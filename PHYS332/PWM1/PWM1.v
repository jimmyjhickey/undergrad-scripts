==> flow/design.v <==
`timescale 1ns / 1ps
module PWM1(
	(* LOC = "B8" *) input sys_clk,
	(* LOC = "H18 G18"*) input [1:0] sw,
   (* LOC = "J15 J14"*) output reg [1:0] leds
    );
	reg[7:0] count=0;
	always@(posedge sys_clk) begin
		leds[0]<=0;
		leds[1]<=1;
		if (count==255)begin
			count<=0;
		end
		if(sw==2'b00)begin
			if(count<51) begin
				count<=count+1;
				leds[0]<=1;
				end
			else begin
				count<=count+1;
		end end
		else if(sw==2'b01)begin
			if(count<103) begin
				count<=count+1;
				leds[0]<=1;
			end
			else begin
				count<=count+1;
		end end
		else if(sw==2'b10)begin
			if(count<154) begin
				count<=count+1;
				leds[0]<=1;
			end
			else begin
				count<=count+1;
		end end
		else if(sw==2'b11)begin
		if(count<205) begin
				count<=count+1;
				leds[0]<=1;
			end
			else begin
				count<=count+1;
		end end
		else begin
			count<=count+1;
		end
	end
endmodule
* Reports on PWM1
Tool output for the design above, in the order of the flow. Line numbers count from 1 in the design file above. The mark n/a stands for no value.
Design: top module PWM1, clock input sys_clk, library sky130hd, corner tt_025C_1v80

* Word-level counts
Counts by Yosys on the flattened word-level netlist (proc, flatten, opt, wreduce; memories kept). Register bits leave out memories and registers merged into their read ports (data or address); mux counts leave out enables and synchronous resets folded into registers. Print and check cells are left out. Cells with the same type and inputs are merged into one.
Word-level totals: bits of input ports 3, output and inout bits 2, word-level cells 19, register bits after elaboration 9
Cells by class: add/subtract/negate cells 1, order comparisons 4, mux-type cells 8, reduce/logical cells 1, eq/ne operators 3
Operators with widths (count):
- < comparator 8 bit with constant B | 2
- adder 8 x 1 -> 8 bit with constant B | 1
- < comparator 8 x 6 -> 1 bit with constant B | 1
- < comparator 8 x 7 -> 1 bit with constant B | 1
- two-way mux 1 bit | 8
- == test 2 bit with constant B | 2
- == test 2 x 1 -> 1 bit with constant B | 1
- zero test 2 bit | 1

* Longest topological paths
Depth = most cells in a row (Yosys ltp): at word level without a register or memory, in the mapped netlist without a sequential cell, where the memories' decode and read muxes count.
Depth: depth in word-level cells 6, ABC_AREA 0, gate-level depth with buffers 5, gate-level depth less buffers 5

* After synthesis
Source: synth_stat.txt of the flow (Yosys; design flattened, memories mapped). It holds for the ABC_AREA given above (unset counts as 0); a run with the other value may have another netlist. Totals and module areas in this step are rounded.
Cell types:
- sky130_fd_sc_hd__dfxtp_1 | count 9, area in all 180.173 µm²
- sky130_fd_sc_hd__xnor2_1 | count 3, area in all 26.275 µm²
- sky130_fd_sc_hd__xor2_1 | count 3, area in all 26.275 µm²
- sky130_fd_sc_hd__ha_1 | count 2, area in all 25.024 µm²
- sky130_fd_sc_hd__buf_6 | count 2, area in all 22.522 µm²
- sky130_fd_sc_hd__a21o_1 | count 2, area in all 15.014 µm²
- sky130_fd_sc_hd__inv_1 | count 4, area in all 15.014 µm²
- sky130_fd_sc_hd__nand2_1 | count 3, area in all 11.261 µm²
- sky130_fd_sc_hd__nor2_1 | count 3, area in all 11.261 µm²
- sky130_fd_sc_hd__a21oi_1 | count 2, area in all 10.01 µm²
- sky130_fd_sc_hd__nand3_1 | count 2, area in all 10.01 µm²
- sky130_fd_sc_hd__nand3_2 | count 1, area in all 10.01 µm²
- sky130_fd_sc_hd__o211a_1 | count 1, area in all 10.01 µm²
- sky130_fd_sc_hd__o21ai_0 | count 2, area in all 10.01 µm²
- sky130_fd_sc_hd__o21ai_1 | count 2, area in all 10.01 µm²
- sky130_fd_sc_hd__a31o_1 | count 1, area in all 8.758 µm²
- sky130_fd_sc_hd__buf_4 | count 1, area in all 7.507 µm²
- sky130_fd_sc_hd__a31oi_1 | count 1, area in all 6.256 µm²
Not listed: further types 4, cells in them 4.
Mapped netlist: buffers 3, sequential part of the area 180.2 µm², cell area after synthesis 436.7 µm², flip-flop cells 9, mapped cells 48

* Timing after synthesis
Path of least setup slack by OpenSTA after synthesis, without wires, with an ideal clock, recovery checks aside; 20% of the period is set as input and as output delay. Where synthesis merged equal registers, the netlist keeps one of their names.
Path after synthesis: path kind reg2reg, from register count[1], to register leds[0], launch time at the first pin 0 ps, driving pins on the path 5, slack 84 ps, path buffers 0, arrival time 882 ps, required time 966 ps, period 1090 ps, delay of the path 1006 ps, library setup time 124 ps, synthesis period reached 1006 ps
"delay of the path" = arrival - input delay + setup time. "driving pins on the path": output pins that drive a net of the path, with the launching flip-flop's if there is one; two outputs of one cell count as two. "synthesis period reached" is the clock period less the worst setup slack; recovery checks do not enter. This is arithmetic on one report: input and output delays are still those of the set period (20% each). Between the ends stands the longest chain of elaborated cells between them, by number of cells; it is not shown to be the way that was timed. Of several equally long chains one is given. A line is the first line of the expression or statement that the cell stems from. Yosys adds cells for indexed reads and writes and turns some case tables into memories. At most two assigning lines are given for a register; there are more.
Between the ends, after synthesis: cells stage by stage sky130_fd_sc_hd__dfxtp_1 -> sky130_fd_sc_hd__ha_1 -> sky130_fd_sc_hd__a21oi_1 -> sky130_fd_sc_hd__o21ai_0 -> sky130_fd_sc_hd__a31oi_1, cells in the longest elaborated chain 6, elaborated cells between the ends (all ways) 12, RTL lines with such cells 8, those cells by class compare: 4; mux: 8
RTL lines, path after synthesis:
- start: declaration | RTL line 7 | reg[7:0] count=0;
- start: assignment | RTL line 16 | count<=count+1;
- start: assignment | RTL line 20 | count<=count+1;
- < comparator 8 bit | RTL line 39 | if(count<205) begin
- two-way mux 1 bit | RTL line 39
- two-way mux 1 bit | RTL line 38 | else if(sw==2'b11)begin
- two-way mux 1 bit | RTL line 30 | else if(sw==2'b10)begin
- two-way mux 1 bit | RTL line 22 | else if(sw==2'b01)begin
- two-way mux 1 bit | RTL line 14 | if(sw==2'b00)begin
- end: assignment | RTL line 9 | leds[0]<=0;
- end: assignment | RTL line 17 | leds[0]<=1;
- end: declaration | RTL line 5 | (* LOC = "J15 J14"*) output reg [1:0] leds

==> results <==
Stored flow runs of PWM1 (2 of them; Yosys, OpenROAD, sky130hd). They differ in their settings and are not a sequence. Constraints: input delay and output delay 20% of the set period each, output load 0.01 pF.

* Record 1 | settings: period_ns 0.718; CORE_UTILIZATION 72; SETUP_SLACK_MARGIN -0.06; PLACE_DENSITY_LB_ADDON 0.09; CORE_ASPECT_RATIO 0.54; CORE_MARGIN 10; CELL_PAD_IN_SITES_GLOBAL_PLACEMENT 1; TNS_END_PERCENT 5; ABC_AREA 0; CAP_MARGIN 30; SLEW_MARGIN 0; MIN_ROUTING_LAYER met2; MAX_ROUTING_LAYER met5 | stopped before the end: floorplanning reported PDN-0185
* Record 2 | settings: period_ns 0.772; CORE_UTILIZATION 50; SETUP_SLACK_MARGIN 0.1; PLACE_DENSITY_LB_ADDON 0.13; HOLD_SLACK_MARGIN 0.11; CORE_ASPECT_RATIO 1.73; CORE_MARGIN 6; TNS_END_PERCENT 85; ABC_AREA 1; GPL_TIMING_DRIVEN 1; GPL_ROUTABILITY_DRIVEN 0; CTS_CLUSTER_DIAMETER 225; MIN_ROUTING_LAYER met1; MAX_ROUTING_LAYER met4; CAP_MARGIN 20; SLEW_MARGIN 20 | stopped before the end: floorplanning reported PDN-0185
