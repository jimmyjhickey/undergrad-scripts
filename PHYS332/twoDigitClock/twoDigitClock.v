==> flow/design.v <==
`timescale 1ns / 1ps
module twoDigitClock(
	(* LOC = "B8" *) input sys_clk,
	(* LOC = "L14 K17 K18 H18 G18"*) input [4:0] sw,
	(* LOC = "F15 C18 H17 F17"*) output reg [3:0] seg,
   (* LOC = "C17 H14 J17 G14 D16 D17 F18 L18"*) output reg [7:0] segments
    );
	reg[10:0] count=0;
	always@(posedge sys_clk) begin
		seg[3:0]<=4'b1111;
		segments[7:0]<=8'b11111111;
		if (count==1023)begin
			count<=0;
		end
		if(count<512)begin
			seg[0]<=0;
			segments[0]<= (!sw[4]&!sw[3]&!sw[2]&!sw[1]&sw[0] 	| !sw[4]&!sw[3]&sw[2]&!sw[1]&!sw[0] | !sw[4]&sw[3]&!sw[2]&sw[1]&sw[0]	| 
								!sw[4]&sw[3]&sw[2]&sw[1]&!sw[0]		| sw[4]&sw[3]&!sw[2]&!sw[1]&!sw[0]	| sw[4]&sw[3]&sw[2]&sw[1]&sw[0]	| 
								sw[4]&!sw[3]&sw[2]&!sw[1]&sw[0]);
			segments[1]<= (!sw[4]&!sw[3]&sw[2]&sw[1]&!sw[0]		| !sw[4]&!sw[3]&sw[2]&!sw[1]&sw[0]	| !sw[4]&sw[3]&sw[2]&sw[1]&sw[0]		|
								sw[4]&sw[3]&!sw[2]&!sw[1]&sw[0]		| sw[4]&sw[3]&!sw[2]&sw[1]&!sw[0]	| sw[4]&!sw[3]&!sw[2]&!sw[1]&!sw[0]);
			segments[2]<= (!sw[4]&!sw[3]&!sw[2]&sw[1]&!sw[0]	| !sw[4]&sw[3]&sw[2]&!sw[1]&!sw[0]	| sw[4]&!sw[3]&sw[2]&sw[1]&!sw[0]);
			segments[3]<=!(!sw[4]&!sw[3]&!sw[2]&!sw[1]&!sw[0]	| !sw[4]&!sw[3]&!sw[2]&sw[1]&sw[0]	| !sw[4]&!sw[3]&!sw[2]&sw[1]&!sw[0]	|
								!sw[4]&!sw[3]&sw[2]&sw[1]&!sw[0]		| !sw[4]&!sw[3]&sw[2]&!sw[1]&sw[0] 	| !sw[4]&sw[3]&!sw[2]&!sw[1]&!sw[0]	|
								!sw[4]&sw[3]&!sw[2]&sw[1]&!sw[0]		| !sw[4]&sw[3]&sw[2]&sw[1]&sw[0]		| !sw[4]&sw[3]&sw[2]&!sw[1]&sw[0]	|
								!sw[4]&sw[3]&sw[2]&!sw[1]&!sw[0]		| sw[4]&sw[3]&!sw[2]&!sw[1]&sw[0]	| sw[4]&sw[3]&!sw[2]&sw[1]&!sw[0]	|
								sw[4]&sw[3]&sw[2]&sw[1]&!sw[0]		| sw[4]&sw[3]&sw[2]&!sw[1]&!sw[0]	| sw[4]&!sw[3]&!sw[2]&!sw[1]&!sw[0]	|
								sw[4]&!sw[3]&!sw[2]&sw[1]&!sw[0]		| sw[4]&!sw[3]&sw[2]&sw[1]&!sw[0]	| sw[4]&!sw[3]&sw[2]&sw[1]&sw[0]		|
								sw[4]&!sw[3]&sw[2]&!sw[1]&!sw[0]);
			segments[4]<= (!sw[2]&sw[0]								| sw[2]&sw[0]								| sw[4]&sw[3]&!sw[2]&!sw[1]			|
								!sw[4]&!sw[3]&sw[2]&!sw[1]				| !sw[4]&sw[3]&sw[2]&sw[1]);
			segments[5]<=!(!sw[2]&!sw[1]&!sw[0]						| sw[3]&!sw[2]&!sw[1]					| sw[3]&sw[1]&!sw[0]						|
								sw[4]&!sw[2]&sw[1]&!sw[0]				| !sw[4]&sw[2]&sw[1]&!sw[0]			| !sw[4]&sw[3]&sw[2]&sw[1]				|
								!sw[4]&!sw[3]&sw[2]&!sw[1]				| sw[4]&sw[3]&sw[2]&!sw[1]				| sw[4]&sw[2]&!sw[1]&!sw[0]			|
								sw[4]&!sw[3]&!sw[2]&sw[1]);
			segments[6]<= (!sw[4]&!sw[3]&!sw[2]&!sw[1]			| !sw[4]&sw[3]&!sw[2]&sw[1]			| sw[3]&!sw[2]&sw[1]&sw[0]				|
								sw[4]&!sw[3]&!sw[2]&!sw[1]&sw[0]		| !sw[4]&!sw[3]&sw[2]&sw[1]&sw[0]	| sw[4]&sw[3]&sw[2]&sw[1]				|
								sw[4]&!sw[3]&sw[2]&!sw[1]);
			count<=count+1;
		end
		else if (count>=512) begin
			seg[1]<=0;
			segments[0]<=!(!sw[4]&!sw[3] 	| sw[4]&sw[3] 		| sw[4]&sw[2] 			| sw[3]&!sw[2]&!sw[1]);
			segments[1]<=0;
			segments[2]<=!(!sw[4]			| !sw[3]&!sw[2]	| sw[3]&sw[2]&sw[1]);
			segments[3]<=!(!sw[4]&!sw[3] 	| sw[4]&sw[3] 		| sw[4]&sw[2] 			| sw[3]&!sw[2]&!sw[1]);
			segments[4]<=!(!sw[4]&!sw[3] 	| !sw[3]&sw[2] 	| sw[4]&sw[2]&!sw[1] | sw[4]&sw[3]&!sw[2] 	| sw[3]&!sw[2]&!sw[1]);
			segments[5]<=!(!sw[4]&!sw[3] 	| !sw[4]&!sw[2]&!sw[1]);
			segments[6]<=!(sw[4]&sw[3] 	| sw[4]&sw[2]);
			count<=count+1;
		end
		else begin
			count<=count+1;
		end
	end
endmodule
==> From RTL to reports: twoDigitClock <==
The steps from the RTL of twoDigitClock to its reports follow in flow order.
Lines are those of the file above, counted from 1.
Operators: Yosys type, input widths -> output width; for muxes data width and select width s.
Cell names lack the library's common part.
{ "inputs": {"top": "twoDigitClock", "clock_port": "sys_clk", "cell_library": "sky130hd", "lib_corner": "tt_025C_1v80"} }

==> Elaborated design <==
Source: Yosys, flattened and elaborated, memories not mapped. Widths are those after wreduce; folded enables and synchronous resets count as part of the registers. Registers that Yosys merges into a memory's read port (data or address) are not register bits. Print and check cells do not count. Equal cells are merged and count once.
{ "word_totals": {"input_bits": 6, "register_bits": 20, "elab_cells": 175, "out_inout_bits": 12} }
{ "op_classes": {"mux": 14, "reduce_and_logical": 12, "cmp": 2, "n_logic": 142, "n_addsub": 1} }
{ "op_table": {"columns": ["operator", "count"], "rows": [
  ["$and 1x1->1", 81],
  ["$or 1x1->1", 61],
  ["$mux 1", 14],
  ["$logic_not 1->1", 12],
  ["$add 11x1->11 const B", 1],
  ["$ge 11x10->1 const B", 1],
  ["$lt 11x10->1 const B", 1]
]} }

==> Logic depth <==
Longest topological path by Yosys (ltp), each cell counted once; first at word level (registers and memories cut), then after technology mapping (sequential cells cut; the memories' decode and read muxes count).
{ "logic_depth": {"word_depth": 25, "abc_area": 0, "depth_mapped": 6, "depth_no_buf": 5} }

==> Synthesis result <==
The flow's flattened synthesis, as Yosys stat reports it; memories are mapped. The netlist is that of the ABC_AREA named above (0 if unset); the other value can give another one.
Totals and module areas in this step are rounded.
{ "synth_totals": {"ff_cells": 20, "buffers": 10, "seqArea_um2": 400, "yosys_area_um2": 1200, "stdcells": 117} }
{ "types": {"columns": ["cell", "count", "type_area_um2"], "rows": [
  ["dfxtp_1", 20, 400.384],
  ["xnor2_1", 10, 87.584],
  ["mux2i_1", 8, 80.077],
  ["ha_1", 6, 75.072],
  ["and4_1", 3, 26.275],
  ["inv_1", 7, 26.275],
  ["nand3_1", 5, 25.024],
  ["buf_4", 3, 22.522],
  ["nand2b_1", 3, 18.768],
  ["nand4_1", 3, 18.768],
  ["nor2b_1", 3, 18.768],
  ["o2111ai_1", 2, 17.517],
  ["o221ai_1", 2, 17.517],
  ["o311ai_2", 1, 16.266],
  ["o41ai_2", 1, 16.266],
  ["buf_2", 3, 15.014],
  ["buf_8", 1, 15.014],
  ["nand2_1", 4, 15.014]
]} }
Other cell types: 28; their cells: 32.

==> Worst setup path after synthesis <==
Path of least setup slack by OpenSTA after synthesis, without wires, with an ideal clock, recovery checks aside; 20% of the period is set as input and as output delay. Where synthesis merged equal registers, the netlist keeps one of their names.
{ "synth_path": {"kind": "input-to-reg", "startpoint": "input port sw[4]", "endpoint": "register segments[3]", "path_stages": 6, "path_delay_ns": 1.105, "setup_slack_ns": -0.034, "path_buffers": 1, "t_first_pin_ns": 0.268, "setup_time_ns": 0.084, "required_time_ns": 1.256, "period_ns": 1.34, "input_delay_ns": 0.268, "t_arrival_ns": 1.289, "synth_period_reached_ns": 1.374} }
"path_delay_ns" = arrival - input delay + setup time.
"path_stages": output pins that drive a net of the path, with the launching flip-flop's if there is one; two outputs of one cell count as two.
"synth_period_reached_ns" is the clock period less the worst setup slack; recovery checks do not enter. This is arithmetic on one report: input and output delays are still those of the set period (20% each).
The rows between start and end are the longest chain of elaborated cells between them; the timing report does not say that the signal goes this way. Where chains are equally long, one stands for them.
Each line given opens the expression or statement behind the cell; cells for indexed reads and writes are added by Yosys, which also makes memories of some case tables.
At most two assigning lines are given for a register; there are more.
{ "synth_via": {"path_cell_list": "buf_2 -> inv_1 -> ha_1 -> nor2b_1 -> o311a_1 -> o31ai_2", "elab_chain_len": 25, "cells_between": 74, "classes_between": "2 x mux; 69 x logic; 3 x reduce/logical"} }
{ "synth_lines": {"columns": ["item", "line_no", "text"], "rows": [
  ["start: declaration", 4, "(* LOC = \"L14 K17 K18 H18 G18\"*) input [4:0] sw,"],
  ["$logic_not 1->1", 23, "segments[3]<=!(!sw[4]&!sw[3]&!sw[2]&!sw[1]&!sw[0] | !sw[4]&!sw[3]&!sw[2]&sw[1]&sw[0] | !sw[4]&!sw[3]&!sw[2]&sw ..."],
  ["$and 1x1->1 (4 in a row)", 23, null],
  ["$or 1x1->1 (18 in a row)", 23, null],
  ["$logic_not 1->1", 23, null],
  ["$mux 1", 15, "if(count<512)begin"],
  ["end: assignment", 23, null],
  ["end: assignment", 46, "segments[3]<=!(!sw[4]&!sw[3] | sw[4]&sw[3] | sw[4]&sw[2] | sw[3]&!sw[2]&!sw[1]);"],
  ["end: declaration", 6, "(* LOC = \"C17 H14 J17 G14 D16 D17 F18 L18\"*) output reg [7:0] segments"]
]} }

==> Path in the finished layout <==
From the final timing report of record 1: the path of least setup slack in the routed layout; clock arrival at registers is part of the times.
{ "layout_path": {"kind": "input-to-reg", "startpoint": "input port sw[3]", "endpoint": "register segments[3]", "input_delay_ns": 0.30, "setup_time_ns": 0.08, "t_first_pin_ns": 0.30, "path_stages": 6, "t_arrival_ns": 1.38, "path_buffers": 2, "setup_slack_ns": 0.27, "period_ns": 1.48, "required_time_ns": 1.65} }
The rows between start and end are the longest chain of elaborated cells between them; the timing report does not say that the signal goes this way. Where chains are equally long, one stands for them.
At most two assigning lines are given for a register; there are more.
{ "layout_via": {"path_cell_list": "buf_8 -> buf_6 -> ha_4 -> nor2b_4 -> o311a_1 -> o31ai_2", "elab_chain_len": 25, "cells_between": 75, "classes_between": "2 x mux; 70 x logic; 3 x reduce/logical"} }
{ "layout_lines": {"columns": ["item", "line_no", "text"], "rows": [
  ["start: declaration", 4, "(* LOC = \"L14 K17 K18 H18 G18\"*) input [4:0] sw,"],
  ["$logic_not 1->1", 23, "segments[3]<=!(!sw[4]&!sw[3]&!sw[2]&!sw[1]&!sw[0] | !sw[4]&!sw[3]&!sw[2]&sw[1]&sw[0] | !sw[4]&!sw[3]&!sw[2]&sw ..."],
  ["$and 1x1->1 (4 in a row)", 23, null],
  ["$or 1x1->1 (18 in a row)", 23, null],
  ["$logic_not 1->1", 23, null],
  ["$mux 1", 15, "if(count<512)begin"],
  ["end: assignment", 23, null],
  ["end: assignment", 46, "segments[3]<=!(!sw[4]&!sw[3] | sw[4]&sw[3] | sw[4]&sw[2] | sw[3]&!sw[2]&!sw[1]);"],
  ["end: declaration", 6, "(* LOC = \"C17 H14 J17 G14 D16 D17 F18 L18\"*) output reg [7:0] segments"]
]} }

Hand-over note for twoDigitClock

Settings and measured results of 2 stored flow runs for module twoDigitClock (sky130hd), not sorted in any way. The constraints put input and output delay at 20% of the set period each and load the outputs with 0.01 pF.
"period_reached_ns" = clock period - worst setup slack. The figure is calculated, with input and output delays left at 20% of the set period.
The measured numbers are rounded.
[
  {
    "run": "record 1",
    "settings": { "period_ns": 1.48, "CORE_UTILIZATION": 24, "SETUP_SLACK_MARGIN": 0.35, "PLACE_DENSITY_LB_ADDON": 0.01, "CELL_PAD_IN_SITES_DETAIL_PLACEMENT": 0, "GPL_ROUTABILITY_DRIVEN": 0, "CTS_CLUSTER_SIZE": 77, "SLEW_MARGIN": 15, "CAP_MARGIN": 20, "CORE_MARGIN": 2 },
    "results": { "layout_utilization_pct": 37, "setup_ws_ns": 0.27, "hold_ws_ns": 0.45, "period_reached_ns": 1.212, "dieArea_um2": 5400, "layout_stdcell_area_um2": 1700, "synth_chip_area_um2": 1200 }
  },
  {
    "run": "record 2",
    "settings": { "period_ns": 1.47, "CORE_UTILIZATION": 32, "CAP_MARGIN": 20, "CORE_MARGIN": 2, "SLEW_MARGIN": 20 },
    "results": { "layout_stdcell_area_um2": 1500, "synth_chip_area_um2": 1200, "layout_utilization_pct": 44, "setup_ws_ns": 0.043, "period_reached_ns": 1.427, "hold_ws_ns": 0.46, "dieArea_um2": 4100 }
  }
]

End of note.
