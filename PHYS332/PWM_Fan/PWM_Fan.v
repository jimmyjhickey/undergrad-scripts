==> flow/design.v <==
`timescale 1ns / 1ps
module PWM_Fan(
	(* LOC = "B8" *) input sys_clk,
	(* LOC = "R17 N17 L13 L14 K17 K18 H18 G18"*) input [7:0] sw,
   (* LOC = "L15"*) output reg fan
    );
	reg[25:0] count=0;
	always@(posedge sys_clk) begin
		fan<=0;
		if (count==49999999)begin
			count<=0;
		end
		if(sw[7]==0)begin
				fan<=0;
				count<=count+1;
				end
		if(sw==8'b10000000)begin
			count<=count+1;
			fan<=1;
		end
		else if(sw==8'b11000000)begin
			if(count< 45000000) begin
				count<=count+1;
				fan<=1;
			end
			else begin
				count<=count+1;
		end end
		else if(sw==8'b10100000)begin
			if(count<37500000) begin
				count<=count+1;
				fan<=1;
			end
			else begin
				count<=count+1;
		end end
		else if(sw==8'b10010000)begin
		if(count<33500000) begin
				count<=count+1;
				fan<=1;
			end
			else begin
				count<=count+1;
		end end
		else if(sw==8'b10001000)begin
		if(count<25000000) begin
				count<=count+1;
				fan<=1;
			end
			else begin
				count<=count+1;
		end end
		else if(sw==8'b10000100)begin
		if(count<12500000) begin
				count<=count+1;
				fan<=1;
			end
			else begin
				count<=count+1;
		end end
		else if(sw==8'b10000010)begin
		if(count<5000000) begin
				count<=count+1;
				fan<=1;
			end
			else begin
				count<=count+1;
		end end
		else if(sw==8'b10000001)begin
		if(count<2500000) begin
				count<=count+1;
				fan<=1;
			end
			else begin
				count<=count+1;
		end end
		else begin
			count<=count+1;
		end
	end
endmodule
======== Reports on PWM_Fan ========
Tool output for the design above, in the order of the flow.
Lines are those of the file above, counted from 1.
Library cell names are shortened.
Not given: n/a
inputs
  top ..................................... PWM_Fan
  clock input ............................. sys_clk
  standard-cell library ................... sky130hd
  timing corner ........................... tt_025C_1v80

======== Elaborated design ========
Yosys after proc, flatten, opt, wreduce and memory -nomap, before mapping. Enables and synchronous resets that opt folds into registers are not counted as muxes. Memory bits, and registers merged into a memory's read port (data or address), are not among the register bits. Print and check cells are not counted. Equal cells are merged and count once.
operators by class
  add/subtract/negate cells ............... 1
  multipliers ............................. 0
  divide/modulo/power cells ............... 0
  magnitude comparators ................... 7
  equality and inequality tests ........... 8
  shift operators ......................... 0
  multiplexer cells ....................... 14
  bitwise gates (word level) .............. 0
  reductions and logical operators ........ 0
operators by type and width
  kind                                                             count
  8-bit equality test with constant B                              8
  26-bit by 25-bit < comparator with 1-bit output with constant B  2
  26-bit < comparator with constant B                              2
  26-bit by 1-bit adder with 26-bit output with constant B         1
  26-bit by 22-bit < comparator with 1-bit output with constant B  1
  26-bit by 23-bit < comparator with 1-bit output with constant B  1
  26-bit by 24-bit < comparator with 1-bit output with constant B  1
  1-bit 2-to-1 mux                                                 14
bit counts
  flip-flop bits (word level) ............. 27
  bits in latches ......................... 0
  RAM bits ................................ 0
  ROM bits ................................ 0
  word width x clocked read ports ......... 0
  memory cells ............................ 0
  elaborated cells ........................ 32

======== Depth ========
Longest topological path by Yosys (ltp), each cell counted once; first at word level (registers and memories cut), then after technology mapping (sequential cells cut; the memories' decode and read muxes count).
depth
  word-level depth ........................ 9
  ABC_AREA ................................ 0
  gate-level depth with buffers ........... 7

======== After synthesis ========
The flow's flattened synthesis, as Yosys stat reports it; memories are mapped. The netlist is that of the ABC_AREA named above (0 if unset); the other value can give another one.
cells by type
  cell       count  total area (um2)
  dfxtp_1    27     540.518
  xnor2_1    14     122.618
  xor2_1     10     87.584
  nand2_1    22     82.579
  nor2_1     17     63.811
  nand3_1    11     55.053
  a21oi_1    10     50.048
  nand4_1    8      50.048
  nor3_1     9      45.043
  buf_2      7      35.034
  a211oi_1   4      30.029
  o211ai_1   4      30.029
  clkbuf_1   7      26.275
  buf_4      3      22.522
  nand4bb_1  2      22.522
  o21ai_0    4      20.019
  inv_1      5      18.768
  nor4_1     3      18.768
Not listed: further types 25, cells in them 32.
synthesis totals
  cells in the netlist .................... 199
  chip area (Yosys) ....................... 1594.0 um2
  area of sequential cells ................ 540.5 um2
  flip-flops .............................. 27

======== Timing after synthesis ========
OpenSTA on the mapped netlist: ideal clock, no wires. The path of least setup slack (recovery checks aside). Input and output delay are each 20% of the period. Register names are those of the netlist, which keeps one name where synthesis merged equal registers.
timing post-synthesis
  path kind ............................... input port to flip-flop
  start point ............................. input port sw[3]
  end point ............................... register fan
  period .................................. 3.21 ns
  input delay ............................. 0.642 ns
  library setup time ...................... 0.069 ns
  launch time at the first pin ............ 0.642 ns
  arrival time ............................ 1.947 ns
  data required time ...................... 3.141 ns
  setup slack ............................. 1.194 ns
  path delay .............................. 1.374 ns
  stages .................................. 6
  buffers on the path ..................... 0
  period reached after synthesis .......... 2.016 ns
"path delay" is the arrival time less input delay plus setup time.
"stages": output pins that drive a net of the path, with the launching flip-flop's if there is one; two outputs of one cell count as two.
"period reached after synthesis" = period - worst setup slack (recovery checks aside). The figure is calculated, with input and output delays left at 20% of the set period.
The rows between start and end are the longest chain of elaborated cells between them; the timing report does not say that the signal goes this way. Where chains are equally long, one stands for them.
Each line given opens the expression or statement behind the cell; cells for indexed reads and writes are added by Yosys, which also makes memories of some case tables.
At most two assigning lines are given for a register; there are more.
between the ends, post-synthesis
  cell sequence ........................... or3b_1 -> or4_1 -> a311oi_1 -> nand2_1 -> and3_1 -> o21ai_1
  length of the longest elaborated chain .. 8
  elaborated cells between the ends (all ways) .. 15
  RTL lines with such cells ............... 8
ends and longest elaborated chain, post-synthesis
  what                 line  source
  from (decl)          4     (* LOC = "R17 N17 L13 L14 K17 K18 H18 G18"*) input [7:0] sw,
  8-bit equality test  69    else if(sw==8'b10000001)begin
  1-bit 2-to-1 mux     69
  1-bit 2-to-1 mux     61    else if(sw==8'b10000010)begin
  1-bit 2-to-1 mux     53    else if(sw==8'b10000100)begin
  1-bit 2-to-1 mux     45    else if(sw==8'b10001000)begin
  1-bit 2-to-1 mux     37    else if(sw==8'b10010000)begin
  1-bit 2-to-1 mux     29    else if(sw==8'b10100000)begin
  1-bit 2-to-1 mux     21    else if(sw==8'b11000000)begin
  to (assign)          19    fan<=1;
  to (assign)          24    fan<=1;
  to (decl)            5     (* LOC = "L15"*) output reg fan

======== Worst path after layout ========
From the final timing report of entry A: the path of least setup slack in the routed layout; clock arrival at registers is part of the times.
timing after layout
  path kind ............................... flip-flop to flip-flop
  start point ............................. register count[0]
  end point ............................... register count[22]
  period .................................. 1.17 ns
  library setup time ...................... 0.06 ns
  launch time at the first pin ............ 0.28 ns
  arrival time ............................ 2.03 ns
  data required time ...................... 1.38 ns
  setup slack ............................. -0.64 ns
  stages .................................. 8
  buffers on the path ..................... 0
The rows between start and end are the longest chain of elaborated cells between them; the timing report does not say that the signal goes this way. Where chains are equally long, one stands for them.
At most two assigning lines are given for a register; there are more.
between the ends, after layout
  cell sequence ........................... dfxtp_2 -> ha_4 -> nand4_1 -> or4_4 -> nor3_4 -> nand3_4 -> nor2_1 -> xor2_1
  length of the longest elaborated chain .. 1
  elaborated cells between the ends (all ways) .. 1
ends and longest elaborated chain, after layout
  what                                      line  source
  from (decl)                               7     reg[25:0] count=0;
  from (assign)                             15    count<=count+1;
  from (assign)                             18    count<=count+1;
  26-bit by 1-bit adder with 26-bit output  78    count<=count+1;
  to (assign)                               75    count<=count+1;
  to (assign)                               78
  to (decl)                                 7

Appendix: measured runs

Settings and measured results of 2 stored flow runs for module PWM_Fan (sky130hd), not sorted in any way. The constraints put input and output delay at 20% of the set period each and load the outputs with 0.01 pF.
By "achieved period" is meant the clock period of the run minus its worst setup slack. This is arithmetic on one report: input and output delays are still those of the set period (20% each).
"critical setup path time": the worst setup path's part of the clock period (all of it between registers, 20% less for each end at a port) less its slack. A launch clock that arrives late makes it longer, a capture clock that arrives late makes it shorter.
By "total power of the final layout" is meant OpenSTA's value without simulated activity: inputs other than the clock are taken to toggle once in ten clock periods, and the tool carries that through the logic.

======== entry A ========
==> flow/run.sh <==
#!/bin/bash
# the make line also repeats the synthesis and layout settings of config.mk as NAME=value (left out here)
make -C /OpenROAD-flow-scripts/flow DESIGN_CONFIG=/design/flow/config.mk WORK_HOME=/design/flow/orfs CLKGATE_MAP_FILE= finish
==> flow/config.mk <==
export PLATFORM = sky130hd
export DESIGN_NAME = PWM_Fan
export DESIGN_NICKNAME = PWM_Fan
export VERILOG_FILES = /design/flow/design.v
export SDC_FILE = /design/flow/constraint.sdc
export NUM_CORES = 4
export LEC_CHECK = 0
export ABC_AREA = 0
export CAP_MARGIN = 20
export CORE_MARGIN = 2
export CORE_UTILIZATION = 20
export GPL_ROUTABILITY_DRIVEN = 0
export MAX_ROUTING_LAYER = met4
export MIN_ROUTING_LAYER = met1
export PLACE_DENSITY_LB_ADDON = 0.06
export SETUP_SLACK_MARGIN = 0.15
export SLEW_MARGIN = 20
==> flow/constraint.sdc <==
create_clock -name core_clock -period 1.17 [get_ports {sys_clk}]
set_input_delay 0.2340 -clock core_clock [delete_from_list [all_inputs] [get_ports {sys_clk}]]
set_output_delay 0.2340 -clock core_clock [all_outputs]
set_load 0.01 [all_outputs]

-------- measured, entry A --------
  synthesis area .......................... 1594.0 um2
  total die area .......................... 8700.2 um2
  standard-cell area after layout ......... 2692.6 um2
  utilization in the final report ......... 34.8%
  setup slack of the worst path ........... -0.642 ns
  setup TNS ............................... -8.668 ns
  final worst hold slack .................. 0.494 ns
  total power of the final layout ......... 0.001558 W
  achieved period ......................... 1.812 ns
  critical setup path time ................ 1.81 ns
  kind of the worst setup path ............ flip-flop to flip-flop

======== entry B ========
==> flow/run.sh <==
#!/bin/bash
# the make line also repeats the synthesis and layout settings of config.mk as NAME=value (left out here)
make -C /OpenROAD-flow-scripts/flow DESIGN_CONFIG=/design/flow/config.mk WORK_HOME=/design/flow/orfs CLKGATE_MAP_FILE= finish
==> flow/config.mk <==
export PLATFORM = sky130hd
export DESIGN_NAME = PWM_Fan
export DESIGN_NICKNAME = PWM_Fan
export VERILOG_FILES = /design/flow/design.v
export SDC_FILE = /design/flow/constraint.sdc
export NUM_CORES = 4
export LEC_CHECK = 0
export CAP_MARGIN = 20
export CORE_MARGIN = 2
export CORE_UTILIZATION = 43
export GPL_ROUTABILITY_DRIVEN = 0
export GPL_TIMING_DRIVEN = 0
export MAX_ROUTING_LAYER = met5
export PLACE_DENSITY = 0.84
export SLEW_MARGIN = 10
==> flow/constraint.sdc <==
create_clock -name core_clock -period 2.38 [get_ports {sys_clk}]
set_input_delay 0.4760 -clock core_clock [delete_from_list [all_inputs] [get_ports {sys_clk}]]
set_output_delay 0.4760 -clock core_clock [all_outputs]
set_load 0.01 [all_outputs]

-------- measured, entry B --------
  synthesis area .......................... 1594.0 um2
  total die area .......................... 4210.1 um2
  standard-cell area after layout ......... 1793.0 um2
  utilization in the final report ......... 49.7%
  setup slack of the worst path ........... 0.178 ns
  setup TNS ............................... 0.000 ns
  final worst hold slack .................. 0.406 ns
  total power of the final layout ......... 0.0007477 W
  achieved period ......................... 2.202 ns
  critical setup path time ................ 1.73 ns
  kind of the worst setup path ............ input port to flip-flop
